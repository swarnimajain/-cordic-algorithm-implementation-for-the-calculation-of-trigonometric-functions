==> flow/design.v <==
`timescale 1ns / 1ps
module cordic(
    input clk,
    input signed [7:0] xin,  
    input signed [7:0] yin,  
    input signed [7:0] angle,  
    output reg signed [7:0] sine  
);
    parameter IDLE = 0;
    parameter STAGE_0 = 1;
    parameter STAGE_1 = 2;
    parameter STAGE_2 = 3;
    parameter STAGE_3 = 4;
    parameter STAGE_4 = 5;
    parameter STAGE_5 = 6;
    parameter STAGE_6 = 7;
    parameter STAGE_7 = 8;
    reg [3:0] state;   
    reg signed [7:0] x_stage[0:7];
    reg signed [7:0] y_stage[0:7];
    reg signed [7:0] z_stage[0:7];
   reg [7:0] atan_table [0:7];
always @(*) begin
    atan_table[0] = 8'b00110010;  
    atan_table[1] = 8'b00011101;  
    atan_table[2] = 8'b00001111; 
    atan_table[3] = 8'b00001000; 
    atan_table[4] = 8'b00000100; 
    atan_table[5] = 8'b00000010; 
    atan_table[6] = 8'b00000001; 
    atan_table[7] = 8'b00000000;
    end
    reg signed [7:0] x_shifted[0:7];
    reg signed [7:0] y_shifted[0:7];
    reg signed [7:0] z_sign[0:7];
    always @(posedge clk) begin
    state <= 4'b0000;
        case (state)
            IDLE: begin
                x_stage[0] <= xin;
                y_stage[0] <= yin;
                z_stage[0] <= angle;
                state <= STAGE_0;
            end
            STAGE_0: begin
                x_shifted[0] = x_stage[0] >>> 0;
                y_shifted[0] = y_stage[0] >>> 0;
                z_sign[0] = z_stage[0][7];
                x_stage[1] <= (z_stage[0][7] ? x_stage[0] + (y_stage[0] >>> 0) : x_stage[0] - (y_stage[0] >>> 0));
                y_stage[1] <= (z_stage[0][7] ? y_stage[0] - (x_stage[0] >>> 0) : y_stage[0] + (x_stage[0] >>> 0));
                z_stage[1] <= (z_stage[0][7] ? z_stage[0] + atan_table[0] : z_stage[0] - atan_table[0]);
                state <= STAGE_1;
            end
            STAGE_1: begin
                x_shifted[1] = x_stage[1] >>> 1;
                y_shifted[1] = y_stage[1] >>> 1;
                z_sign[1] = z_stage[1][7];
                x_stage[2] <= (z_stage[1][7] ? x_stage[1] + (y_stage[1] >>> 2) : x_stage[1] - (y_stage[1] >>> 1));
                y_stage[2] <= (z_stage[1][7] ? y_stage[1] - (x_stage[1] >>> 2) : y_stage[1] + (x_stage[1] >>> 1));
                z_stage[2] <= (z_stage[1][7] ? z_stage[1] + atan_table[1] : z_stage[1] - atan_table[1]);
                state <= STAGE_2;
            end
            STAGE_2: begin
                x_shifted[2] = x_stage[2] >>> 2;
                y_shifted[2] = y_stage[2] >>> 2;
                z_sign[2] = z_stage[2][7];
                x_stage[3] <= (z_stage[2][7] ? x_stage[2] + (y_stage[2] >>> 2) : x_stage[2] - (y_stage[2] >>> 2));
                y_stage[3] <= (z_stage[2][7] ? y_stage[2] - (x_stage[2] >>> 2) : y_stage[2] + (x_stage[2] >>> 2));
                z_stage[3] <= (z_stage[2][7] ? z_stage[2] + atan_table[2] : z_stage[2] - atan_table[2]);
                state <= STAGE_3;
            end
             STAGE_3: begin
                x_shifted[3] <= x_stage[3] >>> 3;
                y_shifted[3] <= y_stage[3] >>> 3;
                z_sign[3] <= z_stage[3][7];
                x_stage[4] <= z_stage[3][7] ? x_stage[3] + (y_stage[3] >>> 3) : x_stage[3] - (y_stage[3] >>> 3);
                y_stage[4] <= z_stage[3][7] ? y_stage[3] - (x_stage[3] >>> 3) : y_stage[3] + (x_stage[3] >>> 3);
                z_stage[4] <= z_stage[3][7] ? z_stage[3] + atan_table[3] : z_stage[3] - atan_table[3];
                state <= STAGE_4;
            end
            STAGE_4: begin
                x_shifted[4] <= x_stage[4] >>> 4;
                y_shifted[4] <= y_stage[4] >>> 4;
                z_sign[4] <= z_stage[4][7];
                x_stage[5] <= z_stage[4][7] ? x_stage[4] + (y_stage[4] >>> 4) : x_stage[4] - (y_stage[4] >>> 4);
                y_stage[5] <= z_stage[4][7] ? y_stage[4] - (x_stage[4] >>> 4) : y_stage[4] + (x_stage[4] >>> 4);
                z_stage[5] <= z_stage[4][7] ? z_stage[4] + atan_table[4] : z_stage[4] - atan_table[4];
                state <= STAGE_5;
            end
            STAGE_5: begin
                x_shifted[5] = x_stage[5] >>> 5;
                y_shifted[5] = y_stage[5] >>> 5;
                z_sign[5] = z_stage[5][7];
                x_stage[6] <= z_stage[5][7] ? x_stage[5] + (y_stage[5] >>> 5) : x_stage[5] - (y_stage[5] >>> 5);
                y_stage[6] <= z_stage[5][7] ? y_stage[5] - (x_stage[5] >>> 5) : y_stage[5] + (x_stage[5] >>> 5);
                z_stage[6] <= z_stage[5][7] ? z_stage[5] + atan_table[5] : z_stage[5] - atan_table[5];
                state <= STAGE_6;
            end
            STAGE_6: begin
                x_shifted[6] <= x_stage[6] >>> 6;
                y_shifted[6] <= y_stage[6] >>> 6;
                z_sign[6] <= z_stage[6][7];
                x_stage[7] <= z_stage[6][7] ? x_stage[6] + (y_stage[6] >>> 6) : x_stage[6] - (y_stage[6] >>> 6);
                y_stage[7] <= z_stage[6][7] ? y_stage[6] - (x_stage[6] >>> 6) : y_stage[6] + (x_stage[6] >>> 6);
                z_stage[7] <= z_stage[6][7] ? z_stage[6] + atan_table[6] : z_stage[6] - atan_table[6];
                state <= STAGE_7;
            end
            STAGE_7: begin
               sine <= (z_stage[7][7] ? y_stage[7] - (x_stage[7] >>> 7) : y_stage[7] + (x_stage[7] >>> 7));
                state <= IDLE;   
            end
        endcase
    end
endmodule
; Reports on cordic
; The steps from the RTL of cordic to its reports follow in flow order.
; Line numbers count from 1 in the design file above.
; Operators carry their Yosys type and port widths (W data, S select, Z words).
; Library cell names are shortened.
; A cell with n/a has no value.
[inputs]
top_module = cordic
clock_port = clk
library = sky130hd
corner = tt_025C_1v80

; Elaborated design
; Counts by Yosys on the flattened word-level netlist (proc, flatten, opt, wreduce). Print and check cells are left out. Cells with the same type and inputs are merged into one.
[word_totals]
word_cells = 101
register_bits = 204
[classes]
n_addsub = 43
mux = 23
eq_ne = 8
n_reduce_logical = 1
[op_table]
columns = cell, count
row1 = $mux W8, 22
row2 = $pmux W4 S8, 1
row3 = $add A8 B6 Y8, 3
row4 = $sub A8 B6 Y8, 3
row5 = $eq A4 B3 Y1 const B, 4
row6 = $add A8 B2 Y8, 2
row7 = $sub A8 B2 Y8, 2
row8 = $add A8 B3 Y8, 2
row9 = $sub A8 B3 Y8, 2
row10 = $add A8 B4 Y8, 2
row11 = $sub A8 B4 Y8, 2
row12 = $add A8 B4 Y8 const B, 2
row13 = $sub A8 B4 Y8 const B, 2
row14 = $add A8 B5 Y8, 2
row15 = $sub A8 B5 Y8, 2
row16 = $sub A8 B8 Y8, 2
row17 = $eq A4 B2 Y1 const B, 2
row18 = $add A8 B1 Y8, 1
row19 = $sub A8 B1 Y8, 1
row20 = $add A8 B1 Y8 const B, 1
row21 = $sub A8 B1 Y8 const B, 1
row22 = $add A8 B2 Y8 const B, 1
row23 = $sub A8 B2 Y8 const B, 1
row24 = $add A8 B3 Y8 const B, 1
row25 = $sub A8 B3 Y8 const B, 1
row26 = $add A8 B5 Y8 const B, 1
row27 = $sub A8 B5 Y8 const B, 1
row28 = $add A8 B6 Y8 const B, 1
; Other operator kinds: 7; their cells: 7.

; Logic depth
; Longest topological path by Yosys (ltp), each cell counted once; first at word level (registers and memories cut), then after technology mapping (sequential cells cut; the memories' decode and read muxes count).
[logic_depth]
depth_word = 2
abc_area = 0
ltp_mapped = 13
mapped_depth_nobuf = 12

; Netlist
; Yosys stat after the flow's synthesis: flattened, memories mapped to cells. It holds for the ABC_AREA given above (unset counts as 0); a run with the other value may have another netlist.
[synth_totals]
flip_flops = 189
yosys_area_um2 = 12489.5
cells = 1113
[by_type]
columns = type, count, area_total_um2
row1 = edfxtp_1, 185, 5.56E+03
row2 = ha_1, 164, 2.05E+03
row3 = xnor2_1, 100, 875.84
row4 = a21oi_1, 95, 475.456
row5 = fa_1, 21, 420.403
row6 = inv_1, 110, 412.896
row7 = nor2_1, 105, 394.128
row8 = xor2_1, 41, 359.094
row9 = o21ai_0, 50, 250.24
row10 = nor2b_1, 30, 187.68
row11 = mux2i_1, 18, 180.173
row12 = nor3_1, 33, 165.158
row13 = a21o_1, 20, 150.144
row14 = o21bai_1, 19, 142.637
row15 = mux2_2, 10, 112.608
row16 = nand2_1, 25, 93.84
row17 = o41ai_1, 10, 87.584
row18 = o21a_1, 11, 82.579
; Not listed: further types 26, cells in them 66.

; Timing after synthesis
; Path of least setup slack by OpenSTA after synthesis, without wires, with an ideal clock, recovery checks aside; 20% of the period is set as input and as output delay. Where synthesis merged equal registers, the netlist keeps one of their names.
[synth_path]
path_kind = flip-flop to flip-flop
startpoint = reg state[3]
endpoint = reg x_stage[0][0]
clock_period_ns = 3.04
required_ns = 2.574
arrival_ns = 2.827
slack_ns = -0.253
driving_pins = 3
delay_ns = 3.293
synth_period_reached_ns = 3.293
; "delay_ns" is the arrival time less input delay plus setup time.
; "driving_pins" counts driving pins, that of a launching flip-flop among them; a cell with two outputs on the path counts twice.
; "synth_period_reached_ns" is the clock period less the worst setup slack; recovery checks do not enter. This is arithmetic on one report: input and output delays are still those of the set period (20% each).
; The rows between start and end are the longest chain of elaborated cells between them; the timing report does not say that the signal goes this way. Where chains are equally long, one stands for them.
; Each line given opens the expression or statement behind the cell; cells for indexed reads and writes are added by Yosys, which also makes memories of some case tables.
; A register here has more assigning lines than the two given.
[synth_between]
cell_sequence = dfxtp_1 > clkbuf_1 > nor4_1
elab_chain_len = 1
cone_cells = 1
cone_lines = 1
cone_classes = reduce/logical: 1
[synth_lines]
columns = item, line_no
row1 = "start, declared", 18  ; reg [3:0] state;
row2 = "start, assigned", 37  ; state <= 4'b0000;
row3 = "start, assigned", 43  ; state <= STAGE_0;
row4 = $logic_not A4 Y1, 38  ; case (state)
row5 = "end, assigned", 40  ; x_stage[0] <= xin;
row6 = "end, declared", 19  ; reg signed [7:0] x_stage[0:7];

; Timing after layout
; From the final timing report of entry A: the path of least setup slack in the routed layout; clock arrival at registers is part of the times.
[layout_path]
path_kind = flip-flop to flip-flop
startpoint = reg x_stage[5][5]
endpoint = reg y_stage[6][6]
driving_pins = 13
arrival_ns = 2.86
required_ns = 2.75
clock_period_ns = 2.53
slack_ns = -0.12
; The rows between start and end are the longest chain of elaborated cells between them; the timing report does not say that the signal goes this way. Where chains are equally long, one stands for them.
[layout_between]
cell_sequence = edfxtp_1 > inv_2 > ha_1 > inv_1 > ha_4 > nor2_4 > a21oi_2 > ha_1 > a21o_1 > a21oi_2 > o21bai_1 > a21oi_2 > xnor2_1
elab_chain_len = 2
cone_cells = 3
cone_lines = 1
cone_classes = add/sub: 2; mux: 1
[layout_lines]
columns = item, line_no
row1 = "start, declared", 19  ; reg signed [7:0] x_stage[0:7];
row2 = "start, assigned", 85  ; x_stage[5] <= z_stage[4][7] ? x_stage[4] + (y_stage[4] >>> 4) : x_stage[4] - (y_stage[4] >>> 4);
row3 = $add A8 B3 Y8, 95  ; y_stage[6] <= z_stage[5][7] ? y_stage[5] - (x_stage[5] >>> 5) : y_stage[5] + (x_stage[5] >>> 5);
row4 = $mux W8, 95
row5 = "end, assigned", 95
row6 = "end, declared", 20  ; reg signed [7:0] y_stage[0:7];

--- measured runs ---
Record of 2 stored runs of the RTL-to-layout flow on cordic, platform sky130hd. The runs are unordered. Constraints: input delay and output delay 20% of the set period each, output load 0.01 pF.
By "achieved_period_ns" is meant the clock period of the run minus its worst setup slack. This is arithmetic on one report: input and output delays are still those of the set period (20% each).
By "worstPathTime_ns" is meant the share of the clock period that the worst setup path is allowed (20% is reserved at inputs, 20% at outputs), minus its slack. Clock arrival times at its registers enter into it.

# entry A
==> flow/run.sh <==
#!/bin/bash
# the make line also repeats the synthesis and layout settings of config.mk as NAME=value (left out here)
make -C /OpenROAD-flow-scripts/flow DESIGN_CONFIG=/design/flow/config.mk WORK_HOME=/design/flow/orfs CLKGATE_MAP_FILE= finish
==> flow/config.mk <==
export PLATFORM = sky130hd
export DESIGN_NAME = cordic
export DESIGN_NICKNAME = cordic
export VERILOG_FILES = /design/flow/design.v
export SDC_FILE = /design/flow/constraint.sdc
export NUM_CORES = 4
export LEC_CHECK = 0
export CAP_MARGIN = 40
export CELL_PAD_IN_SITES_DETAIL_PLACEMENT = 1
export CELL_PAD_IN_SITES_GLOBAL_PLACEMENT = 1
export CORE_MARGIN = 2
export CORE_UTILIZATION = 27
export MAX_ROUTING_LAYER = met5
export MIN_ROUTING_LAYER = met2
export PLACE_DENSITY = 0.88
export SETUP_SLACK_MARGIN = 0.04
export SLEW_MARGIN = 20
==> flow/constraint.sdc <==
create_clock -name core_clock -period 2.53 [get_ports {clk}]
set_input_delay 0.5060 -clock core_clock [delete_from_list [all_inputs] [get_ports {clk}]]
set_output_delay 0.5060 -clock core_clock [all_outputs]
set_load 0.01 [all_outputs]

==> entry A: results <==
fin_util_pct=34.1
dieArea_um2=47993.9
worstPathTime_ns=2.65
timing.worst_path_kind="flip-flop to flip-flop"
hold_ws_ns=0.422
achieved_period_ns=2.647
post_route_stdcell_area_um2=15501.1
final_setup_ws_ns=-0.117
yosys.chip_area_um2=12489.5

# entry B
==> flow/run.sh <==
#!/bin/bash
# the make line also repeats the synthesis and layout settings of config.mk as NAME=value (left out here)
make -C /OpenROAD-flow-scripts/flow DESIGN_CONFIG=/design/flow/config.mk WORK_HOME=/design/flow/orfs CLKGATE_MAP_FILE= finish
==> flow/config.mk <==
export PLATFORM = sky130hd
export DESIGN_NAME = cordic
export DESIGN_NICKNAME = cordic
export VERILOG_FILES = /design/flow/design.v
export SDC_FILE = /design/flow/constraint.sdc
export NUM_CORES = 4
export LEC_CHECK = 0
export ABC_AREA = 0
export CAP_MARGIN = 20
export CORE_ASPECT_RATIO = 0.51
export CORE_MARGIN = 2
export CORE_UTILIZATION = 26
export CTS_CLUSTER_DIAMETER = 317
export GPL_TIMING_DRIVEN = 1
export MAX_ROUTING_LAYER = met5
export PLACE_DENSITY = 0.61
export SETUP_SLACK_MARGIN = 0.93
export SLEW_MARGIN = 20
==> flow/constraint.sdc <==
create_clock -name core_clock -period 3.25 [get_ports {clk}]
set_input_delay 0.6500 -clock core_clock [delete_from_list [all_inputs] [get_ports {clk}]]
set_output_delay 0.6500 -clock core_clock [all_outputs]
set_load 0.01 [all_outputs]

==> entry B: results <==
worstPathTime_ns=2.62
timing.worst_path_kind="flip-flop to flip-flop"
dieArea_um2=49905.7
final_setup_ws_ns=0.632
yosys.chip_area_um2=12489.5
hold_ws_ns=0.427
achieved_period_ns=2.618
post_route_stdcell_area_um2=16323.2
fin_util_pct=34.4
--- end ---
